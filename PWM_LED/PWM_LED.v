==> flow/design.v <==
module pwmLED_Fader (
    input clk,           
    input reset_n,
    output PL_LED_G     
);
reg [7:0] pwm_counter = 8'd0;
reg [7:0] duty_cycle_reg = 8'd0;  
always @(posedge clk or negedge reset_n) begin
    if (!reset_n) begin
        pwm_counter <= 8'd0;
    end else begin
        pwm_counter <= pwm_counter + 1;
    end
end
assign PL_LED_G = (pwm_counter < duty_cycle_reg);
reg [24:0] clock_divider_count = 25'd0;
reg next_duty_cycle_flag = 1'b0;  
reg fade_direction = 1'b0;
always @(posedge clk or negedge reset_n) begin
    if (!reset_n) begin
        clock_divider_count <= 25'd0;
        next_duty_cycle_flag <= 1'b0;
    end else if (clock_divider_count == 25'd33000000) begin  
        clock_divider_count <= 25'd0;
        next_duty_cycle_flag <= 1'b1;  
    end else begin
        clock_divider_count <= clock_divider_count + 1;
        next_duty_cycle_flag <= 1'b0;
    end
end
always @(posedge clk or negedge reset_n) begin
    if (!reset_n) begin
        duty_cycle_reg <= 8'd0;
        fade_direction <= 1'b0;
    end else if (next_duty_cycle_flag) begin
        if (fade_direction == 1'b0) begin  
            if (duty_cycle_reg == 8'hFF)  
                fade_direction <= 1'b1;
            else
                duty_cycle_reg <= duty_cycle_reg + 1;
        end else begin  
            if (duty_cycle_reg == 8'd0)  
                fade_direction <= 1'b0;
            else
                duty_cycle_reg <= duty_cycle_reg - 1;
        end
    end
end
endmodule
=== Step by step through the tools: pwmLED_Fader ===
The steps from the RTL of pwmLED_Fader to its reports follow in flow order.
Line numbers count from 1 in the design file above.
Operators: Yosys type, input widths -> output width; for muxes data width and select width s.
Library cell names are shortened.
Not given: -

* Top: pwmLED_Fader
* Clock: clk
* Library: sky130hd
* Corner: tt_025C_1v80

=== Elaborated design ===
Yosys after proc, flatten, opt, wreduce and memory -nomap, before mapping. Memory bits, and registers merged into a memory's read port (data or address), are not among the register bits. Print and check cells are not counted. Equal cells are merged and count once.

* Bits in read-only memories: 0
* Elaborated cells: 24
* Bits in latches: 0
* Input port bits: 2
* RAM bits: 0
* Memory cells: 0
* Bits in registers: 43
* Clocked read ports x word width: 0
* Output and inout port bits: 1

* Reductions and logical operators: 2
* Magnitude comparators: 1
* Shift-type cells: 0
* Multiplexer cells: 8
* Multiply operators: 0
* Divide/modulo/power cells: 0
* Equal/unequal tests: 4
* Bitwise operators: 0
* Add/sub/neg operators: 4

{| class="wikitable"
|+ Operators with widths
! kind !! count
|-
| $add 25x1->25 const B || 1
|-
| $eq 25x25->1 const B || 1
|-
| $mux 25 || 1
|-
| $mux 8 || 3
|-
| $add 8x1->8 const B || 2
|-
| $sub 8x1->8 const B || 1
|-
| $lt 8x8->1 || 1
|-
| $eq 8x8->1 const B || 1
|-
| $logic_not 8->1 || 1
|-
| $ne 2x2->1 const B || 2
|-
| $mux 1 || 4
|-
| $reduce_and 3->1 || 1
|}

=== Depth ===
Longest topological path by Yosys (ltp), each cell counted once; first at word level (registers and memories cut), then after technology mapping (sequential cells cut; the memories' decode and read muxes count).

* Depth in word-level cells: 3
* ABC_AREA: 0
* Depth in mapped cells: 7
* Gate-level depth less buffers: 7

=== After synthesis ===
The flow's flattened synthesis, as Yosys stat reports it; memories are mapped. The netlist is that of the ABC_AREA named above (0 if unset); the other value can give another one.

{| class="wikitable"
|+ Cell types
! type !! count !! area in all (sq um)
|-
| dfrtp_1 || 43 || 1.08E+03
|-
| ha_1 || 16 || 200.192
|-
| xnor2_1 || 17 || 148.893
|-
| xor2_1 || 14 || 122.618
|-
| nor2_1 || 21 || 78.826
|-
| nand3_1 || 15 || 75.072
|-
| inv_1 || 15 || 56.304
|-
| mux2i_1 || 5 || 50.048
|-
| a21o_1 || 6 || 45.043
|-
| nand2_1 || 11 || 41.29
|-
| nor3_1 || 8 || 40.038
|-
| nand4_1 || 6 || 37.536
|-
| a21oi_1 || 6 || 30.029
|-
| a211oi_1 || 3 || 22.522
|-
| mux2_2 || 2 || 22.522
|-
| or4_1 || 3 || 22.522
|-
| fa_1 || 1 || 20.019
|-
| and3_1 || 3 || 18.768
|}

Not listed: further types 28, cells in them 37.

* Area of sequential cells: 1076.0 sq um
* Cells in the netlist: 232
* Buffers: 2
* Chip area (Yosys): 2402.3 sq um
* Flip-flop cells: 43

=== Timing after synthesis ===
Path of least setup slack by OpenSTA after synthesis, without wires, with an ideal clock, recovery checks aside; 20% of the period is set as input and as output delay. Where synthesis merged equal registers, the netlist keeps one of their names.

* Path type: register to register
* From: register clock_divider_count[0]
* To: register clock_divider_count[24]
* Stages: 8
* Slack: 0.083 ns
* Period: 2.07 ns
* Buffers on the path: 1
* Path delay: 1.987 ns
* Required time: 1.951 ns
* Arrival: 1.868 ns
* Launch time at the first pin: 0.000 ns
* Setup time: 0.119 ns
* Synthesis period reached: 1.987 ns

"path delay" = arrival - input delay + setup time.
"stages": output pins that drive a net of the path, with the launching flip-flop's if there is one; two outputs of one cell count as two.
"synthesis period reached" is the clock period less the worst setup slack; recovery checks do not enter. This is arithmetic on one report: input and output delays are still those of the set period (20% each).
The rows between start and end are the longest chain of elaborated cells between them; the timing report does not say that the signal goes this way. Where chains are equally long, one stands for them.
Each line given opens the expression or statement behind the cell; cells for indexed reads and writes are added by Yosys, which also makes memories of some case tables.
At most two assigning lines are given for a register; there are more.

* Path through: dfrtp_1 ha_1 inv_1 or4_1 buf_2 or4_4 nand3b_2 o21ai_2
* Cells in the longest elaborated chain: 2
* Elaborated cells between the ends (all ways): 3
* RTL lines with such cells: 2
* Classes of those cells: add/sub (1); eq/ne (1); mux (1)

{| class="wikitable"
|+ RTL lines, path post-synthesis
! what !! line !! source
|-
| from (decl) || 16 || <nowiki>reg [24:0] clock_divider_count = 25'd0;</nowiki>
|-
| from (assign) || 21 || <nowiki>clock_divider_count <= 25'd0;</nowiki>
|-
| from (assign) || 27 || <nowiki>clock_divider_count <= clock_divider_count + 1;</nowiki>
|-
| $add 25x1->25 || 27 ||
|-
| $mux 25 || 23 || <nowiki>end else if (clock_divider_count == 25'd33000000) begin</nowiki>
|-
| to (assign) || 24 || <nowiki>clock_divider_count <= 25'd0;</nowiki>
|-
| to (assign) || 27 ||
|-
| to (decl) || 16 ||
|}

=== Path in the finished layout ===
From the final timing report of job 1: the path of least setup slack in the routed layout; clock arrival at registers is part of the times.

* Path type: register to output
* From: register duty_cycle_reg[1]
* To: output PL_LED_G
* Stages: 8
* Launch time at the first pin: 0.30 ns
* Arrival: 1.81 ns
* Buffers on the path: 1
* Output delay: 0.49 ns
* Period: 2.46 ns
* Slack: 0.15 ns
* Required time: 1.97 ns

The rows between start and end are the longest chain of elaborated cells between them; the timing report does not say that the signal goes this way. Where chains are equally long, one stands for them.
At most two assigning lines are given for a register; there are more.

* Path through: dfrtp_1 inv_1 ha_1 a21o_1 a21o_1 a211oi_1 o31a_1 clkbuf_2
* Cells in the longest elaborated chain: 1
* Elaborated cells between the ends (all ways): 1
* RTL lines with such cells: 1
* Classes of those cells: compare (1)

{| class="wikitable"
|+ RTL lines, path after layout
! what !! line !! source
|-
| from (decl) || 7 || <nowiki>reg [7:0] duty_cycle_reg = 8'd0;</nowiki>
|-
| from (assign) || 40 || <nowiki>duty_cycle_reg <= duty_cycle_reg + 1;</nowiki>
|-
| from (assign) || 45 || <nowiki>duty_cycle_reg <= duty_cycle_reg - 1;</nowiki>
|-
| $lt 8x8->1 || 15 || <nowiki>assign PL_LED_G = (pwm_counter < duty_cycle_reg);</nowiki>
|-
| to (decl) || 4 || <nowiki>output PL_LED_G</nowiki>
|}

Measured results for pwmLED_Fader: 2 stored runs of the Yosys and OpenROAD flow on sky130hd. The settings differ; the order carries no meaning. The constraints put input and output delay at 20% of the set period each and load the outputs with 0.01 pF.
"period reached" means the clock period less the worst setup slack. The figure is calculated, with input and output delays left at 20% of the set period.
"time used up by the worst setup path" is the time allowed to the run's worst setup path (the clock period less input and output delay, where it has them) less its slack. Clock arrival times count: a late capture clock shortens it, a late launch clock lengthens it.
"power consumption": no workload was simulated; the value follows from the tool's default switching activity.

=== Job 1 ===
{| class="wikitable"
! Setting !! Value
|-
| period_ns || 2.46
|-
| CAP_MARGIN || 20
|-
| CORE_MARGIN || 2
|-
| CORE_UTILIZATION || 40
|-
| SLEW_MARGIN || 20
|-
! Result !! Value
|-
| Power consumption || 1.301 mW
|-
| Period reached || 2.305 ns
|-
| Mapped cell area after synthesis || 2402.3 sq um
|-
| Setup total negative slack || 0.000 ns
|-
| Time used up by the worst setup path || 1.81 ns
|-
| Critical path type || register to output
|-
| Setup slack of the critical path || 0.155 ns
|-
| Die size || 6641.4 sq um
|-
| Final utilization || 0.457
|}

=== Job 2 ===
{| class="wikitable"
! Setting !! Value
|-
| period_ns || 1.39
|-
| CORE_UTILIZATION || 33
|-
| PLACE_DENSITY_LB_ADDON || 0.0
|-
| CORE_MARGIN || 8
|-
| CELL_PAD_IN_SITES_DETAIL_PLACEMENT || 1
|-
| ABC_AREA || 1
|-
| GPL_ROUTABILITY_DRIVEN || 0
|-
| CTS_CLUSTER_DIAMETER || 96
|-
| SLEW_MARGIN || 30
|-
| CAP_MARGIN || 20
|-
! Result !! Value
|-
| Power consumption || 2.339 mW
|-
| Period reached || 1.747 ns
|-
| Mapped cell area after synthesis || 2876.5 sq um
|-
| Setup total negative slack || -2.150 ns
|-
| Time used up by the worst setup path || 1.47 ns
|-
| Critical path type || register to output
|-
| Setup slack of the critical path || -0.357 ns
|-
| Die size || 11960.7 sq um
|-
| Final utilization || 0.491
|}
